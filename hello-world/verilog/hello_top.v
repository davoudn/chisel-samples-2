==> flow/design.v <==
module Hello(
  input        clock,
  input        reset,
  input  [1:0] io_sw,
  output       io_led,
  output       io_led2
);
  reg [31:0] cntReg0;  
  reg [31:0] cntReg1;  
  reg  blkReg;  
  wire  _T_2 = cntReg0 == 32'h61a7;  
  wire  flag0 = cntReg1 == 32'hf9 ? 1'h0 : _T_2;  
  wire [31:0] _cntReg0_T_1 = cntReg0 + 32'h1;  
  wire [31:0] _cntReg1_T_1 = cntReg1 + 32'h1;  
  wire  _blkReg_T = ~blkReg;  
  assign io_led = blkReg;  
  assign io_led2 = 1'h0;  
  always @(posedge clock) begin
    if (reset) begin  
      cntReg0 <= 32'h0;  
    end else if (cntReg0 == 32'h61a7) begin  
      cntReg0 <= 32'h0;  
    end else if (~flag0) begin  
      cntReg0 <= _cntReg0_T_1;  
    end
    if (reset) begin  
      cntReg1 <= 32'h0;  
    end else if (cntReg1 == 32'hf9) begin  
      cntReg1 <= 32'h0;  
    end else if (flag0) begin  
      cntReg1 <= _cntReg1_T_1;  
    end
    if (reset) begin  
      blkReg <= 1'h0;  
    end else if (cntReg1 == 32'hf9) begin  
      blkReg <= _blkReg_T;  
    end else if (cntReg0 == 32'h61a7) begin  
      blkReg <= ~blkReg;  
    end
  end
endmodule
module hello_top(input clk, output led);
  wire h_io_led;
  wire res;
  assign led = h_io_led;
  assign res = 1'h0;
  Hello h(.clock(clk), .reset(res),
       .io_led( h_io_led ));
endmodule
# [Tool chain data of hello_top]
# What the tools print for hello_top, step after step.
# Lines are those of the file above, counted from 1.
# Operators carry their Yosys type and port widths (W data, S select, Z words).
# Not given: --
[inputs] top="hello_top" clk_port="clk" lib="sky130hd" corner="tt_025C_1v80"

# [Elaborated design]
# Yosys after proc, flatten, opt, wreduce and memory -nomap, before mapping. Memory bits, and registers merged into a memory's read port (data or address), are not among the register bits. Print and check cells are not counted. Equal cells are merged and count once.
[word_totals] reg_bits=65 latchBits=0 mem_bits_rw=0 romBits=0 output_inout_bits=1 clocked_rd_ports_x_width=0 n_memories=0 elab_cells=12 in_bits=1
[op_classes] shift=0 n_mul=0 n_eq=2 n_reduce_logical=1 div_mod_pow=0 logic=1 compare=0 n_addsub=2 mux=3
[op_table] operator="$add A32 B1 Y32 const B" count=2
[op_table] operator="$eq A32 B15 Y1 const B" count=1
[op_table] operator="$eq A32 B8 Y1 const B" count=1
[op_table] operator="$mux W1" count=3
[op_table] operator="$reduce_bool A2 Y1" count=1
[op_table] operator="$not A1 Y1" count=1

# [Longest topological paths]
# Longest topological path by Yosys (ltp), each cell counted once; first at word level (registers and memories cut), then after technology mapping (sequential cells cut; the memories' decode and read muxes count).
[logic_depth] ltp_word=3 ABC_AREA=0 ltp_mapped=8 depth_no_buf=7

# [Netlist]
# The flow's flattened synthesis, as Yosys stat reports it; memories are mapped. The netlist is that of the ABC_AREA named above (0 if unset); the other value can give another one.
# Totals and module areas in this step are rounded.
[types] cell_type="sky130_fd_sc_hd__dfxtp_1" count=64 area_total_um2=1.28E+03
[types] cell_type="sky130_fd_sc_hd__xnor2_1" count=43 area_total_um2=376.611
[types] cell_type="sky130_fd_sc_hd__nand4_1" count=25 area_total_um2=156.4
[types] cell_type="sky130_fd_sc_hd__nand3_1" count=22 area_total_um2=110.106
[types] cell_type="sky130_fd_sc_hd__nor4_1" count=16 area_total_um2=100.096
[types] cell_type="sky130_fd_sc_hd__and3_1" count=14 area_total_um2=87.584
[types] cell_type="sky130_fd_sc_hd__nor2_1" count=23 area_total_um2=86.333
[types] cell_type="sky130_fd_sc_hd__xor2_1" count=9 area_total_um2=78.826
[types] cell_type="sky130_fd_sc_hd__nand2_1" count=17 area_total_um2=63.811
[types] cell_type="sky130_fd_sc_hd__mux2_2" count=5 area_total_um2=56.304
[types] cell_type="sky130_fd_sc_hd__nor3_1" count=11 area_total_um2=55.053
[types] cell_type="sky130_fd_sc_hd__and4_1" count=6 area_total_um2=52.55
[types] cell_type="sky130_fd_sc_hd__ha_1" count=3 area_total_um2=37.536
[types] cell_type="sky130_fd_sc_hd__nor4_2" count=3 area_total_um2=37.536
[types] cell_type="sky130_fd_sc_hd__edfxtp_1" count=1 area_total_um2=30.029
[types] cell_type="sky130_fd_sc_hd__inv_1" count=7 area_total_um2=26.275
[types] cell_type="sky130_fd_sc_hd__mux2_1" count=2 area_total_um2=22.522
[types] cell_type="sky130_fd_sc_hd__nor4_4" count=1 area_total_um2=21.27
# Not listed: further types 15, cells in them 26.
[synth_totals] yosys_area_um2=2870 seq_area_um2=1310 flip_flops=65 stdcells=298 buffers=5
# By module: a second synthesis without flattening, with its own total; a netlist apart from the flattened one above.
[hier_totals] hier_cells=397 area_unflattened_um2=3380
# Each row is one instance without its submodules.
[by_module] module="Hello" instances=1 mod_seq_area_um2=1300 mod_area_um2=3370 cells=396
[by_module] module="hello_top" instances=1 mod_seq_area_um2=0.0 mod_area_um2=3.8 cells=1

# [Worst setup path after synthesis]
# Path of least setup slack by OpenSTA after synthesis, without wires, with an ideal clock, recovery checks aside; 20% of the period is set as input and as output delay. Where synthesis merged equal registers, the netlist keeps one of their names.
[synth_path] kind="reg2reg" from="register h.cntReg0[0]" to="register h.cntReg1[26]" path_buffers=0 path_slack_ns=1.230 launch_ns=0.000 period_ns=3.31 path_delay_ns=2.080 path_stages=7 setup_time_ns=0.123 arrival_time_ns=1.957 required_time_ns=3.187 synth_period_reached_ns=2.08
# "path_delay_ns" is the arrival time less input delay plus setup time.
# "path_stages": output pins that drive a net of the path, with the launching flip-flop's if there is one; two outputs of one cell count as two.
# "synth_period_reached_ns" = period - worst setup slack (recovery checks aside). The figure is calculated, with input and output delays left at 20% of the set period.
# The rows between start and end are the longest chain of elaborated cells between them; the timing report does not say that the signal goes this way. Where chains are equally long, one stands for them.
# Each line given opens the expression or statement behind the cell; cells for indexed reads and writes are added by Yosys, which also makes memories of some case tables.
# At most two assigning lines are given for a register; there are more.
[synth_via] path_cell_list="sky130_fd_sc_hd__dfxtp_1 > sky130_fd_sc_hd__ha_1 > sky130_fd_sc_hd__and4bb_2 > sky130_fd_sc_hd__nand4_2 > sky130_fd_sc_hd__nor4_4 > sky130_fd_sc_hd__nand4_1 > sky130_fd_sc_hd__mux2_1" elab_chain_len=2 cells_between=2 classes_between="eq/ne: 1; mux: 1"
[synth_lines] element="start: declaration" line_no=8 rtl="reg [31:0] cntReg0;"
[synth_lines] element="start: assignment" line_no=20 rtl="cntReg0 <= 32'h0;"
[synth_lines] element="start: assignment" line_no=24 rtl="cntReg0 <= _cntReg0_T_1;"
[synth_lines] element="$eq A32 B15 Y1" line_no=11 rtl="wire  _T_2 = cntReg0 == 32'h61a7;"
[synth_lines] element="$mux W1" line_no=12 rtl="wire  flag0 = cntReg1 == 32'hf9 ? 1'h0 : _T_2;"
[synth_lines] element="end: assignment" line_no=27 rtl="cntReg1 <= 32'h0;"
[synth_lines] element="end: assignment" line_no=31 rtl="cntReg1 <= _cntReg1_T_1;"
[synth_lines] element="end: declaration" line_no=9 rtl="reg [31:0] cntReg1;"

Settings of 2 stored flow runs for module hello_top (sky130hd), not sorted in any way. The constraints put input and output delay at 20% of the set period each and load the outputs with 0.01 pF.
[job 1] settings: period_ns=2.5, CORE_UTILIZATION=69, SETUP_SLACK_MARGIN=0.47, PLACE_DENSITY_LB_ADDON=0.27, CELL_PAD_IN_SITES_GLOBAL_PLACEMENT=2, CELL_PAD_IN_SITES_DETAIL_PLACEMENT=2, CTS_CLUSTER_SIZE=22, MIN_ROUTING_LAYER=met1, MAX_ROUTING_LAYER=met5, CAP_MARGIN=20, CORE_MARGIN=2, SLEW_MARGIN=20
[job 1] result: did not finish, placement stopped with FLW-0024
[job 2] settings: period_ns=1.99, CORE_UTILIZATION=46, SETUP_SLACK_MARGIN=0.21, PLACE_DENSITY_LB_ADDON=0.01, CORE_ASPECT_RATIO=0.54, CELL_PAD_IN_SITES_DETAIL_PLACEMENT=2, ABC_AREA=0, GPL_TIMING_DRIVEN=1, CTS_CLUSTER_SIZE=29, SLEW_MARGIN=20, CAP_MARGIN=20, CORE_MARGIN=2
[job 2] result: did not finish, clock tree synthesis stopped with DPL-0033
