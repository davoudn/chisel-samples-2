==> flow/design.v <==
module PwmTriagular(
  input        clock,
  input        reset,
  input  [7:0] io_totcyclesIn,
  input  [7:0] io_oncyclesIn,
  output [7:0] io_signalOut
);
  reg [7:0] countReg;  
  reg [7:0] ampReg;  
  wire [7:0] middle = io_totcyclesIn / 2'h2;  
  wire [7:0] _countReg_T_2 = countReg + 8'h1;  
  wire [7:0] _ampReg_T_2 = ampReg + 8'h1;  
  wire [7:0] _ampReg_T_4 = ampReg - 8'h1;  
  assign io_signalOut = countReg < io_oncyclesIn ? ampReg : 8'h0;  
  always @(posedge clock) begin
    if (reset) begin  
      countReg <= 8'h0;  
    end else if (countReg == io_totcyclesIn) begin  
      countReg <= 8'h0;
    end else begin
      countReg <= _countReg_T_2;
    end
    if (reset) begin  
      ampReg <= 8'h0;  
    end else if (countReg < middle) begin  
      ampReg <= _ampReg_T_2;
    end else begin
      ampReg <= _ampReg_T_4;
    end
  end
endmodule
Tool chain data of PwmTriagular
What the tools print for PwmTriagular, step after step.
Line numbers count from 1 in the design file above.
Library cell names are shortened.
Not given: --
Set-up
  design top: PwmTriagular
  clock input: clock
  cell library: sky130hd
  library corner: tt_025C_1v80

After elaboration
Yosys after proc, flatten, opt, wreduce and memory -nomap, before mapping. Enables and synchronous resets that opt folds into registers are not counted as muxes. Memory bits, and registers merged into a memory's read port (data or address), are not among the register bits. Print and check cells are not counted. Equal cells are merged and count once.
Cells by class
  equal/unequal tests: 1
  add/sub/neg operators: 3
  $mul: 0
  div/mod/pow operators: 0
  bitwise operators: 0
  mux-type cells: 2
  shift operators: 0
  reductions and logical operators: 1
  order comparisons: 2
Operators by type and width (number)
  adder 8 x 1 -> 8 bit with constant B: 2
  two-way mux 8 bit: 2
  subtractor 8 x 1 -> 8 bit with constant B: 1
  less-than comparator 8 x 7 -> 1 bit: 1
  less-than comparator 8 bit: 1
  equality test 8 bit: 1
  OR reduction 2 bit: 1
Word-level totals
  output and inout bits: 8
  RAM bits: 0
  input bits: 18
  memory bits (read-only): 0
  clocked read ports x word width: 0
  memory cells: 0
  bits in registers: 16
  latch bits: 0

Logic depth
Yosys ltp: most cells in a row. Word level: on the elaborated netlist, between registers, memories and ports. Mapped: between sequential cells and ports; inverters and the memories' decode and read muxes count.
Depth
  depth in word-level cells: 2
  ABC_AREA: 1
  depth in mapped cells: 16

After synthesis
Yosys stat after the flow's synthesis: flattened, memories mapped to cells. It holds for the ABC_AREA given above (unset counts as 0); a run with the other value may have another netlist.
Cells by type (number)
  dfxtp_1: 16
  ha_1: 20
  nand2_1: 39
  inv_1: 36
  nor2_1: 26
  a21oi_1: 15
  nand3_1: 8
  nand4_1: 5
  xor2_1: 3
  nor3b_1: 3
  fa_1: 1
  nand2_2: 3
  o21a_1: 2
  o21ai_0: 3
  nor3b_2: 1
  nand2_4: 1
  nand3_2: 1
  xnor2_1: 1
Not listed: further types 6, cells in them 6.
Mapped netlist
  flip-flops: 16
  sequential part of the area: 320.3 um^2
  cell count: 190
  synthesis area: 1292.5 um^2
  buffer cells: 0

Worst setup path after synthesis
Source: OpenSTA report_checks on the synthesized netlist (no wires, ideal clock, input and output delay 20% of the period each), path of least setup slack; recovery checks are left aside. Register names are those of the netlist, which keeps one name where synthesis merged equal registers.
Timing path after synthesis
  path type: input to output
  start point: input port io_oncyclesIn[3]
  end point: output port io_signalOut[0]
  path slack: 1.638 ns
  delay of the path: 0.972 ns
  arrival time: 1.842 ns
  driving pins on the path: 7
  required time: 3.480 ns
  period: 4.35 ns
  launch time at the first pin: 0.870 ns
  external input delay: 0.870 ns
  synthesis period reached: 2.712 ns
"delay of the path" is the arrival time less input delay plus setup time.
At an output port there is no setup time.
"driving pins on the path" counts driving pins, that of a launching flip-flop among them; a cell with two outputs on the path counts twice.
"synthesis period reached" = period - worst setup slack (recovery checks aside). The figure is calculated, with input and output delays left at 20% of the set period.
The rows between start and end are the longest chain of elaborated cells between them; the timing report does not say that the signal goes this way. Where chains are equally long, one stands for them.
A line is the first line of the expression or statement that the cell stems from. Yosys adds cells for indexed reads and writes and turns some case tables into memories.
Between the ends, after synthesis
  cell sequence: inv_1 -> ha_1 -> a21oi_1 -> o21ai_0 -> nand4_1 -> nand3_1 -> nor2_1
  length of the longest elaborated chain: 2
Ends and longest elaborated chain, after synthesis
  from (decl): RTL line 5  | input  [7:0] io_oncyclesIn,
  less-than comparator 8 bit: RTL line 14  | assign io_signalOut = countReg < io_oncyclesIn ? ampReg : 8'h0;
  two-way mux 8 bit: RTL line 14
  to (decl): RTL line 6  | output [7:0] io_signalOut

Path in the finished layout
Path of least setup slack in the final report of run A (OpenROAD, finished layout, wires in). Where an end is a register, its clock arrival counts in the times.
Timing path after layout
  path type: input to output
  start point: input port io_oncyclesIn[2]
  end point: output port io_signalOut[5]
  driving pins on the path: 10
  path slack: 0.37 ns
  required time: 2.46 ns
  launch time at the first pin: 0.62 ns
  arrival time: 2.09 ns
  period: 3.08 ns
  external input delay: 0.62 ns
The rows between start and end are the longest chain of elaborated cells between them; the timing report does not say that the signal goes this way. Where chains are equally long, one stands for them.
Between the ends, after layout
  cell sequence: clkdlybuf4s50_1 -> inv_1 -> ha_1 -> nand2_1 -> o21ai_1 -> nand4_1 -> nand3_2 -> buf_12 -> nor2_4 -> buf_6
  length of the longest elaborated chain: 2
Ends and longest elaborated chain, after layout
  from (decl): RTL line 5  | input  [7:0] io_oncyclesIn,
  less-than comparator 8 bit: RTL line 14  | assign io_signalOut = countReg < io_oncyclesIn ? ampReg : 8'h0;
  two-way mux 8 bit: RTL line 14
  to (decl): RTL line 6  | output [7:0] io_signalOut

Appendix: measured runs

Record of 2 stored runs of the RTL-to-layout flow on PwmTriagular, platform sky130hd. The runs are unordered. Constraints: input delay and output delay 20% of the set period each, output load 0.01 pF.
"achieved period" = clock period - worst setup slack. The figure is calculated, with input and output delays left at 20% of the set period.
"time used up by the worst setup path" is the time allowed to the run's worst setup path (the clock period less input and output delay, where it has them) less its slack. Clock arrival times count: a late capture clock shortens it, a late launch clock lengthens it.
"total design power" is the tool's figure for a default switching activity; nothing was simulated.

==> run A: settings <==
{ "period_ns": 3.08, "CORE_UTILIZATION": 15, "SETUP_SLACK_MARGIN": 0.29, "PLACE_DENSITY": 0.56, "CORE_MARGIN": 5, "ABC_AREA": 1, "CTS_CLUSTER_DIAMETER": 44, "MIN_ROUTING_LAYER": "met1", "CAP_MARGIN": 20, "SLEW_MARGIN": 20 }
==> run A: results <==
total design power: 0.5436 mW
final design utilization: 24.5 %
smallest setup slack: 0.372 ns
time used up by the worst setup path: 1.48 ns
worst setup path type: input to output
achieved period: 2.708 ns
total die area: 10573.0 um^2
standard-cell area of the final layout: 2037.0 um^2
summed negative setup slack: 0.000 ns
worst hold slack: 0.496 ns
post-synthesis cell area: 1292.5 um^2

==> run B: settings <==
{ "period_ns": 2.13, "CORE_UTILIZATION": 54, "PLACE_DENSITY_LB_ADDON": 0.11, "CELL_PAD_IN_SITES_GLOBAL_PLACEMENT": 0, "CTS_CLUSTER_DIAMETER": 87, "MIN_ROUTING_LAYER": "met1", "MAX_ROUTING_LAYER": "met5", "CAP_MARGIN": 20, "CORE_MARGIN": 2, "SLEW_MARGIN": 20 }
==> run B: results <==
no final report: routing broke off with DPL-0033
